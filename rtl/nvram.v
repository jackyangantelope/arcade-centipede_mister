==> flow/design.v <==
`timescale 1 ps / 1 ps
module nvram
#(
	parameter DUMPWIDTH=8,								 
	parameter CONFIGINDEX=3,								 
	parameter DUMPINDEX=4,								 
	parameter PAUSEPAD=4								 
)
(
	input										clk,
	input										paused,			 
	input										reset,
	input										autosave,		 
	input										ioctl_upload,
	output reg								ioctl_upload_req,
	input										ioctl_download,
	input										ioctl_wr,
	input		[24:0]						ioctl_addr,
	input		[7:0]							ioctl_index,
	output	[7:0]							ioctl_din,
	input		[7:0]							ioctl_dout,
	input										OSD_STATUS,
	output	[DUMPWIDTH-1:0]			nvram_address,
	input		[7:0]							nvram_data_out,
	output	reg							pause_cpu			 
);
wire				downloading_config;				 
reg				downloaded_config = 1'b0;		 
wire				downloading_dump;					 
reg				downloaded_dump = 1'b0;			 
wire				uploading_dump;					 
reg				extracting_dump = 1'b0;			 
assign downloading_config = ioctl_download && (ioctl_index==CONFIGINDEX);
assign downloading_dump = ioctl_download && (ioctl_index==DUMPINDEX);
assign uploading_dump = ioctl_upload && (ioctl_index==DUMPINDEX);
localparam SM_STATEWIDTH	 = 3;				 
localparam SM_IDLE	 = 3'd0;
localparam SM_TIMER			 = 3'd1;
localparam SM_EXTRACTINIT		 = 3'd2;
localparam SM_EXTRACTREADY	 = 3'd3;
localparam SM_EXTRACTNEXT	 = 3'd4;
localparam SM_EXTRACTSAVE = 3'd5;
localparam SM_EXTRACTCOMPLETE = 3'd6;
reg	[(SM_STATEWIDTH-1):0]		state = SM_IDLE;			 
reg	[(SM_STATEWIDTH-1):0]		next_state = SM_IDLE;		 
reg	[31:0]							wait_timer;								 
reg										last_reset = 1'b0;		 
reg										last_OSD_STATUS;			 
reg	[7:0]								last_ioctl_index;			 
reg										last_ioctl_download = 0; 
reg	[DUMPWIDTH-1:0]				buffer_addr;
reg	[DUMPWIDTH-1:0]				buffer_length;
wire  [7:0]								buffer_data_in;
reg										buffer_write = 1'b0;
assign nvram_address = buffer_addr;
reg	[DUMPWIDTH-1:0]				compare_length = {DUMPWIDTH{1'b0}};
reg										compare_nonzero = 1'b1;	 
reg										compare_changed = 1'b1;	 
wire [7:0] 								check_mask_out  ;
wire 										check_mask = check_mask_out[buffer_addr[2:0]]  ;
spram_hs #(.aWidth(DUMPWIDTH-3),.dWidth(8))
mask_ram (
	.clk(clk),
	.addr(downloading_config ? ioctl_addr[DUMPWIDTH-4:0] : buffer_addr[DUMPWIDTH-1:3]),
	.we(downloading_config && ioctl_wr),
	.d(ioctl_dout),
	.q(check_mask_out)
);
spram_hs #(.aWidth(DUMPWIDTH),.dWidth(8))
nvram_buffer (
	.clk(clk),
	.addr((downloading_dump || uploading_dump) ? ioctl_addr[DUMPWIDTH-1:0] : buffer_addr),
	.we(downloading_dump ? ioctl_wr : buffer_write),
	.d(downloading_dump ? ioctl_dout : nvram_data_out),
	.q(ioctl_din)
);
always @(posedge clk)
begin
	if ((last_ioctl_download != ioctl_download) && (ioctl_download == 1'b0))
	begin
		if (last_ioctl_index==CONFIGINDEX) downloaded_config <= 1'b1;
		if (last_ioctl_index==DUMPINDEX) downloaded_dump <= 1'b1;
	end
	last_ioctl_download <= ioctl_download;
	last_ioctl_index <= ioctl_index;
	last_OSD_STATUS <= OSD_STATUS;
	last_reset <= reset;
	if (last_reset == 1'b1 && reset == 1'b0)
	begin
		next_state <= SM_IDLE;
		state <= SM_IDLE;
		extracting_dump <= 1'b0;
		buffer_length <= (2**DUMPWIDTH) - 1'b1;
	end
	else
	begin
		if(last_OSD_STATUS==1'b0 && OSD_STATUS==1'b1 && extracting_dump==1'b0 && uploading_dump==1'b0)
		begin
			extracting_dump <= 1'b1;
			state <= SM_EXTRACTINIT;
		end
		if (extracting_dump == 1'b1)
		begin
			case (state)
				SM_EXTRACTINIT:  
					begin
						buffer_addr <= {DUMPWIDTH{1'b0}};
						buffer_write <= 1'b0;
						compare_nonzero <= 1'b0;
						compare_changed <= 1'b0;
						compare_length <= {DUMPWIDTH{1'b0}};
						pause_cpu <= 1'b1;
						state <= SM_TIMER;
						next_state <= SM_EXTRACTREADY;
						wait_timer <= PAUSEPAD;
						ioctl_upload_req <= 1'b0;
					end
				SM_EXTRACTREADY:
					begin
						buffer_write <= 1'b1;
						compare_length <= compare_length + 1'b1;
						state <= SM_EXTRACTNEXT;
					end
				SM_EXTRACTNEXT:
					begin
						if ((nvram_data_out != ioctl_din) && (downloaded_config == 1'b0 || check_mask == 1'b1))  
						begin
							compare_changed <= 1'b1;  
						end
						if (nvram_data_out != 8'b0)
						begin
							compare_nonzero <= 1'b1;  
						end
						buffer_write <= 1'b0;
						buffer_addr <= buffer_addr + 1'b1;
						if (compare_length == buffer_length)
						begin
							state <= SM_TIMER;
							next_state <= SM_EXTRACTSAVE;
							wait_timer <= PAUSEPAD;
						end
						else
						begin
							state <= SM_TIMER;
							next_state <= SM_EXTRACTREADY;
							wait_timer <= 32'b0;
						end
					end
				SM_EXTRACTSAVE:
					begin
						if (compare_changed == 1'b1 && compare_nonzero == 1'b1 && autosave == 1'b1)
						begin
							ioctl_upload_req <= 1'b1;
						end
						pause_cpu <= 1'b0;
						state <= SM_TIMER;
						next_state <= SM_EXTRACTCOMPLETE;
						wait_timer <= 32'd4;
					end
				SM_EXTRACTCOMPLETE:
					begin
						extracting_dump <= 1'b0;
						ioctl_upload_req <= 1'b0;
						state <= SM_IDLE;
					end
				default:
					begin
					end
			endcase
		end
		if(state == SM_TIMER)  
		begin
			if (paused == 1'b0 || pause_cpu == 1'b1)
			begin
				if (wait_timer > 1'b0)
					wait_timer <= wait_timer - 1'b1;
				else
					state <= next_state;
			end
		end
	end
end
endmodule
module spram_hs #(
	parameter dWidth=8,
	parameter aWidth=8
)(
	input								clk,
	input			[aWidth-1:0]	addr,
	input			[dWidth-1:0]	d,
	input								we,
	output reg	[dWidth-1:0]	q
);
reg [dWidth-1:0] ram [2**aWidth-1:0];
always @(posedge clk) begin
	if (we) ram[addr] <= d;
	q <= ram[addr];
end
endmodule
# Tool chain data of nvram
# What the tools print for nvram, step after step.
# Line numbers count from 1 in the design file above.
# Library cell names are shortened.
# The mark - stands for no value.
dict set report design {
  design {nvram}
  clk_port {clk}
  cell_library {sky130hd}
  pvt_corner {tt_025C_1v80}
}

# Word level
# Counts by Yosys on the flattened word-level netlist (proc, flatten, opt, wreduce; memories kept). Register bits leave out memories and registers merged into their read ports (data or address). Print and check cells are left out.
# Memory sizes are those after Yosys's memory passes, which may raise the word count (mostly to a power of two), join words into wider ones and drop unused or constant bits.
dict set report word_totals {
  ff_bits 72
  ram_bits 2304
  clocked_rd_ports_x_width 16
  memories 2
  input_bits 57
  out_inout_bits 18
  wordCells 118
}
# memory words width rd write_ports line
set memory_table {}
lappend memory_table {nvram_buffer.ram 256 8 1 1 194} ;# reg [dWidth-1:0] ram [2**aWidth-1:0];
lappend memory_table {mask_ram.ram 32 8 1 1 194}
dict set report op_classes {
  n_addsub 3
  n_cmp 1
  equal 15
  shifts 1
  n_mux 37
  bitwise 8
  reduce_and_logical 35
}
# op n
set ops {}
lappend ops {{32-bit 2-to-1 mux} 4}
lappend ops {{32-bit case mux with 2-bit select} 1}
lappend ops {{8-bit 2-to-1 mux} 5}
lappend ops {{32-bit by 1-bit subtractor with 32-bit output with constant B} 1}
lappend ops {{32-bit by 1-bit greater-than comparator with 1-bit output with constant B} 1}
lappend ops {{8-bit case mux with 2-bit select} 2}
lappend ops {{3-bit 2-to-1 mux} 7}
lappend ops {{3-bit case mux with 3-bit select} 2}
lappend ops {{8-bit by 1-bit adder with 8-bit output with constant B} 2}
lappend ops {{8-bit by 2-bit == test with 1-bit output with constant B} 2}
lappend ops {{1-bit logical AND} 12}
lappend ops {{3-bit AND reduction} 4}
lappend ops {{4-bit AND reduction} 3}
lappend ops {{2-bit nonzero test} 5}
lappend ops {{5-bit 2-to-1 mux} 2}
lappend ops {{1-bit case mux with 2-bit select} 5}
lappend ops {{3-bit == test with constant B} 3}
lappend ops {{1-bit 2-to-1 mux} 9}
lappend ops {{1-bit NOT} 8}
lappend ops {{8-bit by 3-bit == test with 1-bit output with constant B} 1}
lappend ops {{8-bit by 3-bit indexed select with 1-bit output} 1}
lappend ops {{8-bit != test} 1}
lappend ops {{8-bit == test with constant B} 1}
lappend ops {{8-bit nonzero test} 1}
lappend ops {{2-bit != test with constant B} 3}
lappend ops {{2-bit OR reduction} 3}
lappend ops {{3-bit by 2-bit == test with 1-bit output with constant B} 2}
lappend ops {{2-bit AND reduction} 2}
# Other operator kinds: 5; their cells: 7.

# Depth
# Depth = most cells in a row (Yosys ltp): at word level without a register or memory, in the mapped netlist without a sequential cell, where the memories' decode and read muxes count.
dict set report logic_depth {
  word_depth 10
  abc_area 0
  mapped_depth 16
  depth_no_buf 9
}

# Mapped cells and area
# Yosys stat after the flow's synthesis: flattened, memories mapped to cells. It holds for the ABC_AREA given above (unset counts as 0); a run with the other value may have another netlist.
# cell_type n type_area_um2
set by_type {}
lappend by_type {edfxtp_1 2358 7.08E+04}
lappend by_type {nand2_1 1222 4.59E+03}
lappend by_type {mux2i_1 283 2.83E+03}
lappend by_type {nand3_1 314 1.57E+03}
lappend by_type {nor2_1 410 1.54E+03}
lappend by_type {a31oi_1 207 1.29E+03}
lappend by_type {a221oi_1 115 1.01E+03}
lappend by_type {clkbuf_1 262 983.443}
lappend by_type {a311oi_1 111 972.182}
lappend by_type {and3_1 136 850.816}
lappend by_type {a211oi_1 113 848.314}
lappend by_type {a21oi_1 153 765.734}
lappend by_type {dfxtp_1 34 680.653}
lappend by_type {buf_2 131 655.629}
lappend by_type {a22o_1 71 621.846}
lappend by_type {a32oi_1 43 376.611}
lappend by_type {o21ai_0 66 330.317}
lappend by_type {a221o_1 32 320.307}
# Not listed: further types 53, cells in them 520.
dict set report synth_totals {
  mapped_cells 6581
  area_um2 94908.5
  sequential_area_um2 71488.6
  flip_flops 2392
  n_buf 458
}
# The figures by module come from a second, unflattened synthesis with its own total; it is not the netlist above.
dict set report unflattened {
  cells_unflattened 4514
  area_unflattened_um2 92785.2
}
# Each row is one instance without its submodules.
# module instances cells mod_area_um2 mod_seq_area_um2
set modules {}
lappend modules {spram_hs 1 3547 78492.8 61659.1}
lappend modules {spram_hs 1 576 10206.0 7847.5}
lappend modules {nvram 1 391 4086.4 1981.9}

# Path before layout
# Path of least setup slack by OpenSTA after synthesis, without wires, with an ideal clock, recovery checks aside; 20% of the period is set as input and as output delay. Where synthesis merged equal registers, the netlist keeps one of their names.
dict set report synth_path {
  kind {input port to flip-flop}
  from {input ioctl_index[0]}
  to {memory nvram_buffer.ram[0][0]}
  tclk_ns 5.68
  in_delay_ns 1.136
  setup_time_ns 0.556
  t_first_pin_ns 1.136
  t_arrival_ns 4.185
  t_required_ns 5.124
  setup_slack_ns 0.940
  delay_ns 3.605
  path_stages 4
  path_buffers 1
  period_less_setup_slack_ns 4.74
}
# "delay_ns" is the arrival time less input delay plus setup time.
# "path_stages" counts driving pins, that of a launching flip-flop among them; a cell with two outputs on the path counts twice.
# "period_less_setup_slack_ns" = period - worst setup slack (recovery checks aside). The figure is calculated, with input and output delays left at 20% of the set period.
# Between the ends stands the longest chain of elaborated cells between them, by number of cells; it is not shown to be the way that was timed. Of several equally long chains one is given.
# A line is the first line of the expression or statement that the cell stems from. Yosys adds cells for indexed reads and writes and turns some case tables into memories.
# The path ends at the data pin of a flip-flop with enable; ways to the enable are not counted.
dict set report synth_via {
  cell_sequence {nor4b_1 buf_2 nand3_1 mux2_2}
  elab_chain_cells 4
  cells_between 5
  classes_between {eq/ne: 1; mux: 3; reduce/logical: 1}
}
# element line
set synth_lines {}
lappend synth_lines {{start, declared} 19} ;# input [7:0] ioctl_index,
lappend synth_lines {{8-bit by 3-bit == test with 1-bit output} 34} ;# assign downloading_dump = ioctl_download && (ioctl_index==DUMPINDEX);
lappend synth_lines {{1-bit logical AND} 34}
lappend synth_lines {{8-bit 2-to-1 mux} 74} ;# .d(downloading_dump ? ioctl_dout : nvram_data_out),
lappend synth_lines {{8-bit 2-to-1 mux} 196} ;# if (we) ram[addr] <= d;
lappend synth_lines {{end, declared} 194} ;# reg [dWidth-1:0] ram [2**aWidth-1:0];

# Path in the finished layout
# From the final timing report of run 2: the path of least setup slack in the routed layout; clock arrival at registers is part of the times.
dict set report layout_path {
  kind {input port to flip-flop}
  from {input ioctl_index[2]}
  to {register nvram_buffer.q[0]}
  tclk_ns 5.06
  in_delay_ns 1.01
  setup_time_ns 0.13
  t_first_pin_ns 1.01
  t_arrival_ns 5.18
  t_required_ns 5.83
  setup_slack_ns 0.65
  path_stages 16
  path_buffers 7
}
# Between the ends stands the longest chain of elaborated cells between them, by number of cells; it is not shown to be the way that was timed. Of several equally long chains one is given.
dict set report layout_via {
  cell_sequence {clkdlybuf4s50_1 or4b_1 buf_12 nor4_4 buf_4 nor2_4 buf_12 buf_12 mux2i_1 a221o_1 a311oi_1 buf_4 nor4_1 buf_4 a31oi_1 or4_1}
  elab_chain_cells 4
  cells_between 5
  classes_between {eq/ne: 1; mux: 1; reduce/logical: 3}
}
# element line
set layout_lines {}
lappend layout_lines {{start, declared} 19} ;# input [7:0] ioctl_index,
lappend layout_lines {{8-bit by 3-bit == test with 1-bit output} 34} ;# assign downloading_dump = ioctl_download && (ioctl_index==DUMPINDEX);
lappend layout_lines {{1-bit logical AND} 34}
lappend layout_lines {{1-bit logical OR} 72} ;# .addr((downloading_dump || uploading_dump) ? ioctl_addr[DUMPWIDTH-1:0] : buffer_addr),
lappend layout_lines {{8-bit 2-to-1 mux} 72}
lappend layout_lines {{end, declared} 192} ;# output reg [dWidth-1:0] q

==> results <==
Stored flow runs of nvram (2 of them; Yosys, OpenROAD, sky130hd). They differ in their settings and are not a sequence. Constraints: input delay and output delay 20% of the set period each, output load 0.01 pF.
By "worst_path_allowed_less_slack_ns" is meant the share of the clock period that the worst setup path is allowed (20% is reserved at inputs, 20% at outputs), minus its slack. Clock arrival times at its registers enter into it.

[flow] run 1: files
==> flow/run.sh <==
#!/bin/bash
# the make line also repeats the synthesis and layout settings of config.mk as NAME=value (left out here)
make -C /OpenROAD-flow-scripts/flow DESIGN_CONFIG=/design/flow/config.mk WORK_HOME=/design/flow/orfs CLKGATE_MAP_FILE= finish
==> flow/config.mk <==
export PLATFORM = sky130hd
export DESIGN_NAME = nvram
export DESIGN_NICKNAME = nvram
export VERILOG_FILES = /design/flow/design.v
export SDC_FILE = /design/flow/constraint.sdc
export NUM_CORES = 4
export LEC_CHECK = 0
export ABC_AREA = 0
export CAP_MARGIN = 20
export CELL_PAD_IN_SITES_DETAIL_PLACEMENT = 2
export CORE_ASPECT_RATIO = 1.43
export CORE_MARGIN = 2
export CORE_UTILIZATION = 59
export GPL_TIMING_DRIVEN = 0
export PLACE_DENSITY = 0.55
export SETUP_SLACK_MARGIN = 0.44
export SLEW_MARGIN = 15
export TNS_END_PERCENT = 100
==> flow/constraint.sdc <==
create_clock -name core_clock -period 7.21 [get_ports {clk}]
set_input_delay 1.4420 -clock core_clock [delete_from_list [all_inputs] [get_ports {clk}]]
set_output_delay 1.4420 -clock core_clock [all_outputs]
set_load 0.01 [all_outputs]

[flow] run 1: no results, placement failed with a tool error

[flow] run 2: files
==> flow/run.sh <==
#!/bin/bash
# the make line also repeats the synthesis and layout settings of config.mk as NAME=value (left out here)
make -C /OpenROAD-flow-scripts/flow DESIGN_CONFIG=/design/flow/config.mk WORK_HOME=/design/flow/orfs CLKGATE_MAP_FILE= finish
==> flow/config.mk <==
export PLATFORM = sky130hd
export DESIGN_NAME = nvram
export DESIGN_NICKNAME = nvram
export VERILOG_FILES = /design/flow/design.v
export SDC_FILE = /design/flow/constraint.sdc
export NUM_CORES = 4
export LEC_CHECK = 0
export CAP_MARGIN = 20
export CORE_MARGIN = 2
export CORE_UTILIZATION = 47
export SLEW_MARGIN = 20
==> flow/constraint.sdc <==
create_clock -name core_clock -period 5.06 [get_ports {clk}]
set_input_delay 1.0120 -clock core_clock [delete_from_list [all_inputs] [get_ports {clk}]]
set_output_delay 1.0120 -clock core_clock [all_outputs]
set_load 0.01 [all_outputs]

[flow] run 2: metrics
[metrics] synthArea_um2 = 94908.5
[metrics] die_area_um2 = 205544.0
[metrics] worst_path_allowed_less_slack_ns = 3.40
[metrics] worstPathKind = input port to flip-flop
[metrics] total_negative_slack_ns = 0.000
[metrics] ws_setup_ns = 0.650
[metrics] hold_ws_ns = 0.481
[metrics] utilization_pct = 55.8
